==> flow/design.v <==
module matrix
(
	input	wire			rst_n,
	input	wire			clk,
	output	reg				r0,
	output	reg				g0,
	output	reg				b0,
	output	reg				r1,
	output	reg				g1,
	output	reg				b1,
	output	reg				r2,
	output	reg				g2,
	output	reg				b2,
	output	reg				r3,
	output	reg				g3,
	output	reg				b3,
	output	reg		[2:0]	a,
	output	reg				blank,
	output	reg				sclk,
	output	reg				latch,
	output wire [9:0] mem_address,
	output wire mem_clk,
	output wire mem_write_enable,
	input wire [47:0] mem_output_data
);
localparam WAIT = 0,
		   BLANK = 1,
		   LATCH = 2,
		   UNBLANK = 3,
		   READ = 4,
		   SHIFT1 = 5,
		   SHIFT2 = 6,
		   WAIT_SHIFT = 7;
reg [8:0] level;
reg [2:0] state;
reg [12:0] timer;
reg [12:0] blanktimer;
reg [3:0] delay;
reg rd_buffer;
reg [1:0] rd_bit;
reg [2:0] rd_row;
reg [6:0] rd_col;
wire [9:0] rd_addr;
reg [9:0] rd_app;
wire [47:0] rd_data;
wire [3:0] rd_r1, rd_g1, rd_b1, rd_r0, rd_g0, rd_b0;
wire rd_r1_bit, rd_g1_bit, rd_b1_bit, rd_r0_bit, rd_g0_bit, rd_b0_bit;
wire [3:0] rd_r3, rd_g3, rd_b3, rd_r2, rd_g2, rd_b2;
wire rd_r3_bit, rd_g3_bit, rd_b3_bit, rd_r2_bit, rd_g2_bit, rd_b2_bit;
assign mem_address = rd_addr;
assign mem_clk = clk;
assign mem_write_enable = 1'b0;
assign rd_data = mem_output_data;
assign rd_addr =  rd_col + rd_app;
assign rd_r3 = rd_data[47:44];
assign rd_g3 = rd_data[43:40];
assign rd_b3 = rd_data[39:36];
assign rd_r2 = rd_data[35: 32];
assign rd_g2 = rd_data[ 31: 28];
assign rd_b2 = rd_data[ 27: 24];
assign rd_r1 = rd_data[23:20];
assign rd_g1 = rd_data[19:16];
assign rd_b1 = rd_data[15:12];
assign rd_r0 = rd_data[11: 8];
assign rd_g0 = rd_data[ 7: 4];
assign rd_b0 = rd_data[ 3: 0];
assign rd_r3_bit = rd_r3[rd_bit];
assign rd_g3_bit = rd_g3[rd_bit];
assign rd_b3_bit = rd_b3[rd_bit];
assign rd_r2_bit = rd_r2[rd_bit];
assign rd_g2_bit = rd_g2[rd_bit];
assign rd_b2_bit = rd_b2[rd_bit];
assign rd_r1_bit = rd_r1[rd_bit];
assign rd_g1_bit = rd_g1[rd_bit];
assign rd_b1_bit = rd_b1[rd_bit];
assign rd_r0_bit = rd_r0[rd_bit];
assign rd_g0_bit = rd_g0[rd_bit];
assign rd_b0_bit = rd_b0[rd_bit];
always @ (posedge clk)
begin
	if (rst_n)
	begin
		r0 <= 0;
		g0 <= 0;
		b0 <= 0;
		r1 <= 0;
		g1 <= 0;
		b1 <= 0;
		r2 <= 0;
		g2 <= 0;
		b2 <= 0;
		r3 <= 0;
		g3 <= 0;
		b3 <= 0;
		a <= 0;
		rd_app <= 0;
		blank <= 1;
		sclk <= 0;
		latch <= 0;
		level <= 0;
		state <= READ;
		timer <= 0;
		blanktimer <= 0;
		delay <= 0;
		rd_buffer <= 0;
		rd_row <= 0;
		rd_bit <= 0;
		rd_col <= 0;
	end
	else
	begin
		if (timer == 0)
		begin
			case (rd_bit)
				0: timer <= 959;
				1: timer <= 1919;
				2: timer <= 3839;
				3: timer <= 7679;
			endcase
			case (rd_bit)
				0: blanktimer <= (959 * level) >> 8;
				1: blanktimer <= (1919 * level) >> 8;
				2: blanktimer <= (3839 * level) >> 8;
				3: blanktimer <= (7679 * level) >> 8;
			endcase
		end
		else
		begin
			timer <= timer - 1;
			blanktimer <= blanktimer - 1;
		end
		if ((blanktimer == 0) || (timer == 0))
		begin
			blank <= 1;
		end
		else if ((state == LATCH) && (delay == 0))
		begin
			blank <= 0;
		end
		case (state)
			WAIT: begin
				sclk <= 0;
				if (timer == 0)
				begin
					delay <= 8;
					state <= BLANK;
				end
			end
			BLANK: begin
				if (delay == 0)
				begin
					latch <= 1;
					delay <= 8;
					state <= LATCH;
					a <= rd_row;
				end
				else
				begin
					delay <= delay - 1;
				end
			end
			LATCH: begin
				if (delay == 0)
				begin
					latch <= 0;
					state <= UNBLANK;
				end
				else
				begin
					delay <= delay - 1;
				end
			end
			UNBLANK: begin
				if (rd_bit == 3)
				begin
					rd_bit <= 0;
					if (rd_row == 7)
					begin
						rd_row <= 0;
						rd_app <= 0;
					end
					else
					begin
						rd_row <= rd_row + 1;
						rd_app <= rd_app + 128;
					end
				end
				else
				begin
					rd_bit <= rd_bit + 1;
				end
				state <= READ;
			end
			READ: begin
				state <= SHIFT1;
				sclk <= 0;
			end
			SHIFT1: begin
				r0 <= rd_r0_bit;
				g0 <= rd_g0_bit;
				b0 <= rd_b0_bit;
				r1 <= rd_r1_bit;
				g1 <= rd_g1_bit;
				b1 <= rd_b1_bit;
				r2 <= rd_r2_bit;
				g2 <= rd_g2_bit;
				b2 <= rd_b2_bit;
				r3 <= rd_r3_bit;
				g3 <= rd_g3_bit;
				b3 <= rd_b3_bit;
				state <= WAIT_SHIFT;
			end
			WAIT_SHIFT: begin
			    state <= SHIFT2;
			end
			SHIFT2: begin
				sclk <= 1;
				if (rd_col == 127)
				begin
					state <= WAIT;
					rd_col<= 0;
				end
				else
				begin
					state <= READ;
					rd_col <= rd_col + 1;
				end
			end
		endcase
	end
end
endmodule
Step by step through the tools: matrix
Tool output for the design above, in the order of the flow. Lines are those of the file above, counted from 1. Operators: Yosys type, input widths -> output width; for muxes data width and select width s. Library cell names are shortened. A cell with - has no value.

Top module: matrix. Clock: clk. Standard-cell library: sky130hd. Corner: tt_025C_1v80.

Word level
Source: Yosys, flattened and elaborated, memories not mapped. Widths are those after wreduce. Registers that Yosys merges into a memory's read port (data or address) are not register bits. Print and check cells do not count. Equal cells are merged and count once.

For shifts and indexed selects the number is 12. The entry for reductions and logical operators reads 19. The entry for $add $sub $neg reads 8. Under equal/unequal tests stands 16. Muxes and demuxes: 21.

Operators by type and width (count): $pmux 13 s4 (1); $shiftx 4x2->1 (12); $mux 13 (3); $sub 13x1->13 const B (2); $logic_not 13->1 (2); $pmux 3 s8 (1); $eq 3x3->1 const B (5); $mux 3 (5); $pmux 4 s3 (1); $mux 4 (3); $add 10x8->10 const B (1); $add 7x10->10 (1); $mux 10 (1); $ne 2x2->1 const B (4); $reduce_bool 8->1 (1); $add 7x1->7 const B (1); $eq 7x7->1 const B (1); $mux 7 (1); $eq 3x2->1 const B (2); $reduce_and 3->1 (2); $eq 2x2->1 const B (2); $reduce_and 2->1 (2); $reduce_bool 2->1 (2); $reduce_or 2->1 (2); $sub 4x1->4 const B (1); $logic_not 4->1 (1); $reduce_and 4->1 (1); $reduce_or 4->1 (1).

Other operator kinds: 12; their cells: 14.

The entry for input port bits reads 50. For register bits the number is 73. The entry for output and inout port bits reads 30.

Depth
Yosys ltp: most cells in a row. Word level: on the elaborated netlist, between registers, memories and ports. Mapped: between sequential cells and ports; inverters and the memories' decode and read muxes count.

Under depth after elaboration stands 4. The entry for ABC_AREA reads 1. The entry for mapped depth reads 10. Under mapped depth without buffers stands 10.

Mapped cells and area
Yosys stat after the flow's synthesis: flattened, memories mapped to cells. It holds for the ABC_AREA given above (unset counts as 0); a run with the other value may have another netlist. Totals and module areas in this step are rounded.

Cell types: dfxtp_1 (count 71, total area 1.42E+03 um^2); nor2_1 (count 99, total area 371.606 um^2); nand2_1 (count 70, total area 262.752 um^2); inv_1 (count 65, total area 243.984 um^2); o21ai_0 (count 47, total area 235.226 um^2); ha_1 (count 17, total area 212.704 um^2); a21oi_1 (count 33, total area 165.158 um^2); nand3_1 (count 32, total area 160.154 um^2); xor2_1 (count 10, total area 87.584 um^2); o22ai_1 (count 12, total area 75.072 um^2); clkbuf_1 (count 14, total area 52.55 um^2); xnor2_1 (count 6, total area 52.55 um^2); nor2_2 (count 7, total area 43.792 um^2); nand2_2 (count 5, total area 31.28 um^2); buf_4 (count 4, total area 30.029 um^2); nand2_4 (count 2, total area 22.522 um^2); nand3_2 (count 2, total area 20.019 um^2); nor3_1 (count 4, total area 20.019 um^2).

Other cell types: 15; their cells: 22.

The entry for cell count reads 522. The figure for sequential area is 0.00142 mm^2. Under mapped flip-flops stands 71. Under chip area (Yosys) stands 0.00365 mm^2. The entry for buffers reads 22.

Subject: flow runs of matrix

Hi,

Measured data: module matrix, platform sky130hd, 2 stored runs of the flow under differing settings, order arbitrary. Input and output delays are each 20% of the period that was set; the output load is 0.01 pF. "total design power" rests on the timing tool's default activity at the inputs, not on a simulated workload. The results are shown rounded.

Files of stored run 1:
==> flow/run.sh <==
#!/bin/bash
# the make line also repeats the synthesis and layout settings of config.mk as NAME=value (left out here)
make -C /OpenROAD-flow-scripts/flow DESIGN_CONFIG=/design/flow/config.mk WORK_HOME=/design/flow/orfs CLKGATE_MAP_FILE= finish
==> flow/config.mk <==
export PLATFORM = sky130hd
export DESIGN_NAME = matrix
export DESIGN_NICKNAME = matrix
export VERILOG_FILES = /design/flow/design.v
export SDC_FILE = /design/flow/constraint.sdc
export NUM_CORES = 4
export LEC_CHECK = 0
export ABC_AREA = 1
export CAP_MARGIN = 25
export CELL_PAD_IN_SITES_GLOBAL_PLACEMENT = 0
export CORE_MARGIN = 8
export CORE_UTILIZATION = 55
export GPL_ROUTABILITY_DRIVEN = 1
export GPL_TIMING_DRIVEN = 0
export MIN_ROUTING_LAYER = met2
export SETUP_SLACK_MARGIN = 0.13
export SLEW_MARGIN = 20
==> flow/constraint.sdc <==
create_clock -name core_clock -period 3.05 [get_ports {clk}]
set_input_delay 0.6100 -clock core_clock [delete_from_list [all_inputs] [get_ports {clk}]]
set_output_delay 0.6100 -clock core_clock [all_outputs]
set_load 0.01 [all_outputs]

Results of stored run 1. The setup slack of the critical path is 0.309 ns. The measured die outline area is 0.00951 mm^2. The measured total design power is 3.24 mW. The post-route utilization stands at 74.6 %. The measured sum of negative setup slack is 0.000 ns. The cell area after synthesis stands at 0.00365 mm^2.

Files of stored run 2:
==> flow/run.sh <==
#!/bin/bash
# the make line also repeats the synthesis and layout settings of config.mk as NAME=value (left out here)
make -C /OpenROAD-flow-scripts/flow DESIGN_CONFIG=/design/flow/config.mk WORK_HOME=/design/flow/orfs CLKGATE_MAP_FILE= finish
==> flow/config.mk <==
export PLATFORM = sky130hd
export DESIGN_NAME = matrix
export DESIGN_NICKNAME = matrix
export VERILOG_FILES = /design/flow/design.v
export SDC_FILE = /design/flow/constraint.sdc
export NUM_CORES = 4
export LEC_CHECK = 0
export ABC_AREA = 0
export CAP_MARGIN = 20
export CELL_PAD_IN_SITES_DETAIL_PLACEMENT = 2
export CORE_MARGIN = 2
export CORE_UTILIZATION = 43
export CTS_CLUSTER_DIAMETER = 82
export CTS_CLUSTER_SIZE = 32
export GPL_ROUTABILITY_DRIVEN = 1
export GPL_TIMING_DRIVEN = 0
export MAX_ROUTING_LAYER = met4
export MIN_ROUTING_LAYER = met1
export PLACE_DENSITY_LB_ADDON = 0.22
export SETUP_SLACK_MARGIN = 0.11
export SLEW_MARGIN = 20
==> flow/constraint.sdc <==
create_clock -name core_clock -period 2.65 [get_ports {clk}]
set_input_delay 0.5300 -clock core_clock [delete_from_list [all_inputs] [get_ports {clk}]]
set_output_delay 0.5300 -clock core_clock [all_outputs]
set_load 0.01 [all_outputs]

Outcome of stored run 2: unfinished; error DPL-0033 in clock tree synthesis.

Regards
