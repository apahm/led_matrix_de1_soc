==> flow/design.v <==
`timescale 1 ps / 1 ps
module avalon_csr
(
		input   wire		 clk,
		input   wire         rst, 
		output  wire         mm_waitrequest,       
		output  wire [31:0]  mm_readdata,          
		output  wire         mm_readdatavalid,     
		input wire [31:0] 	 mm_writedata,         
		input wire [9:0]  	 mm_address,           
		input wire        	 mm_write,             
		input wire        	 mm_read,             
		output wire [31:0]   reg0,
		output wire [31:0]   reg1,
		output wire [31:0]   reg2,
		output wire [31:0]   reg3,
		output wire [31:0]   reg4,
		output wire [31:0]   reg5,
		output wire [31:0]   reg6,
		output wire [31:0]   reg7,
		input wire  [31:0]   reg8
);
	assign reg0 = slv_reg0;
	assign reg1 = slv_reg1;
	assign reg2 = slv_reg2;
	assign reg3 = slv_reg3;
	assign reg4 = slv_reg4;
	assign reg5 = slv_reg5;
	assign reg6 = slv_reg6;
	assign reg7 = slv_reg7;
	reg [31:0]	slv_reg0;
	reg [31:0]	slv_reg1;
	reg [31:0]	slv_reg2;
	reg [31:0]	slv_reg3;
	reg [31:0]	slv_reg4;
	reg [31:0]	slv_reg5;
	reg [31:0]	slv_reg6;
	reg [31:0]	slv_reg7;
    reg [31:0] reg_mm_readdata;
	reg [31:0] reg_data_out;
	reg reg_readdatavalid;
	wire	 slv_reg_rden;
	wire	 slv_reg_wren;
	assign mm_waitrequest = 1'b0;
	assign mm_readdatavalid = reg_readdatavalid;
    assign mm_readdata = reg_mm_readdata;
	assign slv_reg_rden = mm_read;
	assign slv_reg_wren = mm_write;
	always @(posedge clk)
	begin
		if(rst == 1'b1)
			begin
				slv_reg0 <= 0;
	      		slv_reg1 <= 0;
	      		slv_reg2 <= 0;
	      		slv_reg3 <= 0;
	      		slv_reg4 <= 0;
	      		slv_reg5 <= 0;
	      		slv_reg6 <= 0;
	      		slv_reg7 <= 0;
			end
		else
			begin
				if (slv_reg_wren)
	      		begin
	      	  		case ( mm_address )
	      	    		5'h0:
						  slv_reg0 <= mm_writedata;
	      	    		5'h4:
						  slv_reg1 <= mm_writedata;
	      	    		5'h8:
						  slv_reg2 <= mm_writedata;						  
	      	    		5'hC:
						  slv_reg3 <= mm_writedata;
	      	    		5'h10:
						  slv_reg4 <= mm_writedata;
	      	    		5'h14:
						  slv_reg5 <= mm_writedata;
	      	    		5'h18:
						  slv_reg6 <= mm_writedata;
	      	    		5'h1C:
						  slv_reg7 <= mm_writedata;
	      	    	default : begin
	      	    	            slv_reg0 <= slv_reg0;
	      	    	            slv_reg1 <= slv_reg1;
	      	    	            slv_reg2 <= slv_reg2;
	      	    	            slv_reg3 <= slv_reg3;
	      	    	            slv_reg4 <= slv_reg4;
	      	    	            slv_reg5 <= slv_reg5;
	      	    	            slv_reg6 <= slv_reg6;
	      	    	            slv_reg7 <= slv_reg7;
	      	    	          end
	      	  		endcase
				end
			end
	end	
	always @(*)
	begin
	      case ( mm_address )
	        6'h0   : reg_data_out <= slv_reg0;
	        6'h4   : reg_data_out <= slv_reg1;
	        6'h8   : reg_data_out <= slv_reg2;
	        6'hC   : reg_data_out <= slv_reg3;
	        6'h10   : reg_data_out <= slv_reg4;
	        6'h14   : reg_data_out <= slv_reg5;
	        6'h18   : reg_data_out <= slv_reg6;
	        6'h1C   : reg_data_out <= slv_reg7;
			  6'h20	: reg_data_out <= reg8;
	        default : reg_data_out <= 0;
	      endcase
	end
	always @( posedge clk )
	begin
	  if ( rst == 1'b1 )
	    begin
	      reg_mm_readdata  <= 0;
		  reg_readdatavalid <= 0;
	    end 
	  else
	    begin    
	      if (slv_reg_rden)
	        begin
		      reg_readdatavalid <= 1;			
	          reg_mm_readdata <= reg_data_out;      
	        end
		  else
		  	reg_readdatavalid <= 0;	   
	    end
	 end
	endmodule
# From RTL to reports: avalon_csr
# What the tools print for avalon_csr, step after step.
# Line numbers count from 1 in the design file above.
# The mark -- stands for no value.
# design
top	avalon_csr
clk_port	clk
cell_library	sky130hd
lib_corner	tt_025C_1v80

# Elaborated design
# Counts by Yosys on the flattened word-level netlist (proc, flatten, opt, wreduce; memories kept). Register bits leave out memories and registers merged into their read ports (data or address); mux counts leave out enables and synchronous resets folded into registers. Print and check cells are left out. Cells with the same type and inputs are merged into one.
# word_totals
reg_bits	289
inputBits	78
# op_classes
eq_ne	8
muxes	2
reduce_logical	9
# ops
op	n
32-bit case mux with 9-bit select	1
10-bit by 5-bit == test with 1-bit output with constant B	4
10-bit by 4-bit == test with 1-bit output with constant B	2
2-bit AND reduction	8
10-bit by 3-bit == test with 1-bit output with constant B	1
10-bit by 6-bit == test with 1-bit output with constant B	1
10-bit logical NOT	1
1-bit two-way mux	1

# Logic depth
# Yosys ltp: most cells in a row. Word level: on the elaborated netlist, between registers, memories and ports. Mapped: between sequential cells and ports; inverters and the memories' decode and read muxes count.
# depth
ltp_word	2
ABC_AREA	0
ltp_mapped	9
depth_no_buf	5

# Mapped cells and area
# Yosys stat after the flow's synthesis: flattened, memories mapped to cells. It holds for the ABC_AREA given above (unset counts as 0); a run with the other value may have another netlist.
# by_type
cell_type	n	area_total_um2
sky130_fd_sc_hd__dfxtp_1	289	5.79E+03
sky130_fd_sc_hd__nand2_1	415	1.56E+03
sky130_fd_sc_hd__a21oi_1	216	1.08E+03
sky130_fd_sc_hd__mux2i_1	103	1.03E+03
sky130_fd_sc_hd__mux4_2	22	495.475
sky130_fd_sc_hd__nor2_1	94	352.838
sky130_fd_sc_hd__clkbuf_1	92	345.331
sky130_fd_sc_hd__a22o_1	25	218.96
sky130_fd_sc_hd__mux2_2	19	213.955
sky130_fd_sc_hd__a22oi_1	28	210.202
sky130_fd_sc_hd__buf_2	41	205.197
sky130_fd_sc_hd__o2bb2ai_1	17	148.893
sky130_fd_sc_hd__buf_6	8	90.086
sky130_fd_sc_hd__o211ai_1	10	75.072
sky130_fd_sc_hd__o221ai_1	8	70.067
sky130_fd_sc_hd__a32oi_1	6	52.55
sky130_fd_sc_hd__buf_4	6	45.043
sky130_fd_sc_hd__o21ai_0	9	45.043
# Not listed: further types 30, cells in them 64.
# synth_totals
stdcells	1472
yosys_area_mm2	0.0125007
sequential_area_mm2	0.0057855
ff_cells	289
buf_cells	151

# Worst setup path after synthesis
# OpenSTA on the mapped netlist: ideal clock, no wires. The path of least setup slack (recovery checks aside). Input and output delay are each 20% of the period. Register names are those of the netlist, which keeps one name where synthesis merged equal registers.
# synth_timing
path_kind	in2reg
start	input mm_address[7]
end	register slv_reg1[10]
tclk_ns	3.09
in_delay_ns	0.618
setup_ns	0.128
t_arrival_ns	2.123
path_slack_ns	0.839
path_delay_ns	1.633
driving_pins	8
path_buffers	3
period_less_setup_slack_ns	2.251
# "path_delay_ns" = arrival - input delay + setup time.
# "driving_pins": output pins that drive a net of the path, with the launching flip-flop's if there is one; two outputs of one cell count as two.
# "period_less_setup_slack_ns" is the clock period less the worst setup slack; recovery checks do not enter. This is arithmetic on one report: input and output delays are still those of the set period (20% each).
# Between the ends stands the longest chain of elaborated cells between them, by number of cells; it is not shown to be the way that was timed. Of several equally long chains one is given.
# A line is the first line of the expression or statement that the cell stems from. Yosys adds cells for indexed reads and writes and turns some case tables into memories.
# A register here has more assigning lines than the two given.
# synth_via
path_cell_list	sky130_fd_sc_hd__or4_1 > sky130_fd_sc_hd__buf_6 > sky130_fd_sc_hd__nor3_4 > sky130_fd_sc_hd__buf_6 > sky130_fd_sc_hd__nand4_4 > sky130_fd_sc_hd__buf_6 > sky130_fd_sc_hd__mux2i_1 > sky130_fd_sc_hd__nor2_1
elab_chain_cells	2
cells_between	2
classes_between	eq/ne: 1; reduce/logical: 1
# synth_rtl
item	line_no	text
from (decl)	10	input wire [9:0] mm_address,
10-bit by 3-bit == test with 1-bit output	66	case ( mm_address )
2-bit AND reduction	--
to (assign)	70	slv_reg1 <= mm_writedata;
to (assign)	85	slv_reg1 <= slv_reg1;
to (decl)	32	reg [31:0] slv_reg1;

# Record of 2 stored runs of the RTL-to-layout flow on avalon_csr, platform sky130hd. The runs are unordered. Constraints: input delay and output delay 20% of the set period each, output load 0.01 pF.
# Settings: - = not set for that run.
stored run	period_ns	CORE_UTILIZATION	PLACE_DENSITY_LB_ADDON	HOLD_SLACK_MARGIN	CORE_ASPECT_RATIO	TNS_END_PERCENT	GPL_TIMING_DRIVEN	GPL_ROUTABILITY_DRIVEN	CTS_CLUSTER_SIZE	SLEW_MARGIN	MAX_ROUTING_LAYER	CAP_MARGIN	CORE_MARGIN	SETUP_SLACK_MARGIN	PLACE_DENSITY	CELL_PAD_IN_SITES_DETAIL_PLACEMENT	ABC_AREA	CTS_CLUSTER_DIAMETER	MIN_ROUTING_LAYER
run 1	1.39	58	0.07	0.15	1.78	35	1	1	86	20	met4	20	2	-	-	-	-	-	-
run 2	2.5	50	-	-	1.23	-	0	-	-	20	-	20	2	0.58	0.61	1	0	193	met1
# Run 1: no results, clock tree synthesis failed with DPL-0033
# Run 2: no results, clock tree synthesis failed with DPL-0033
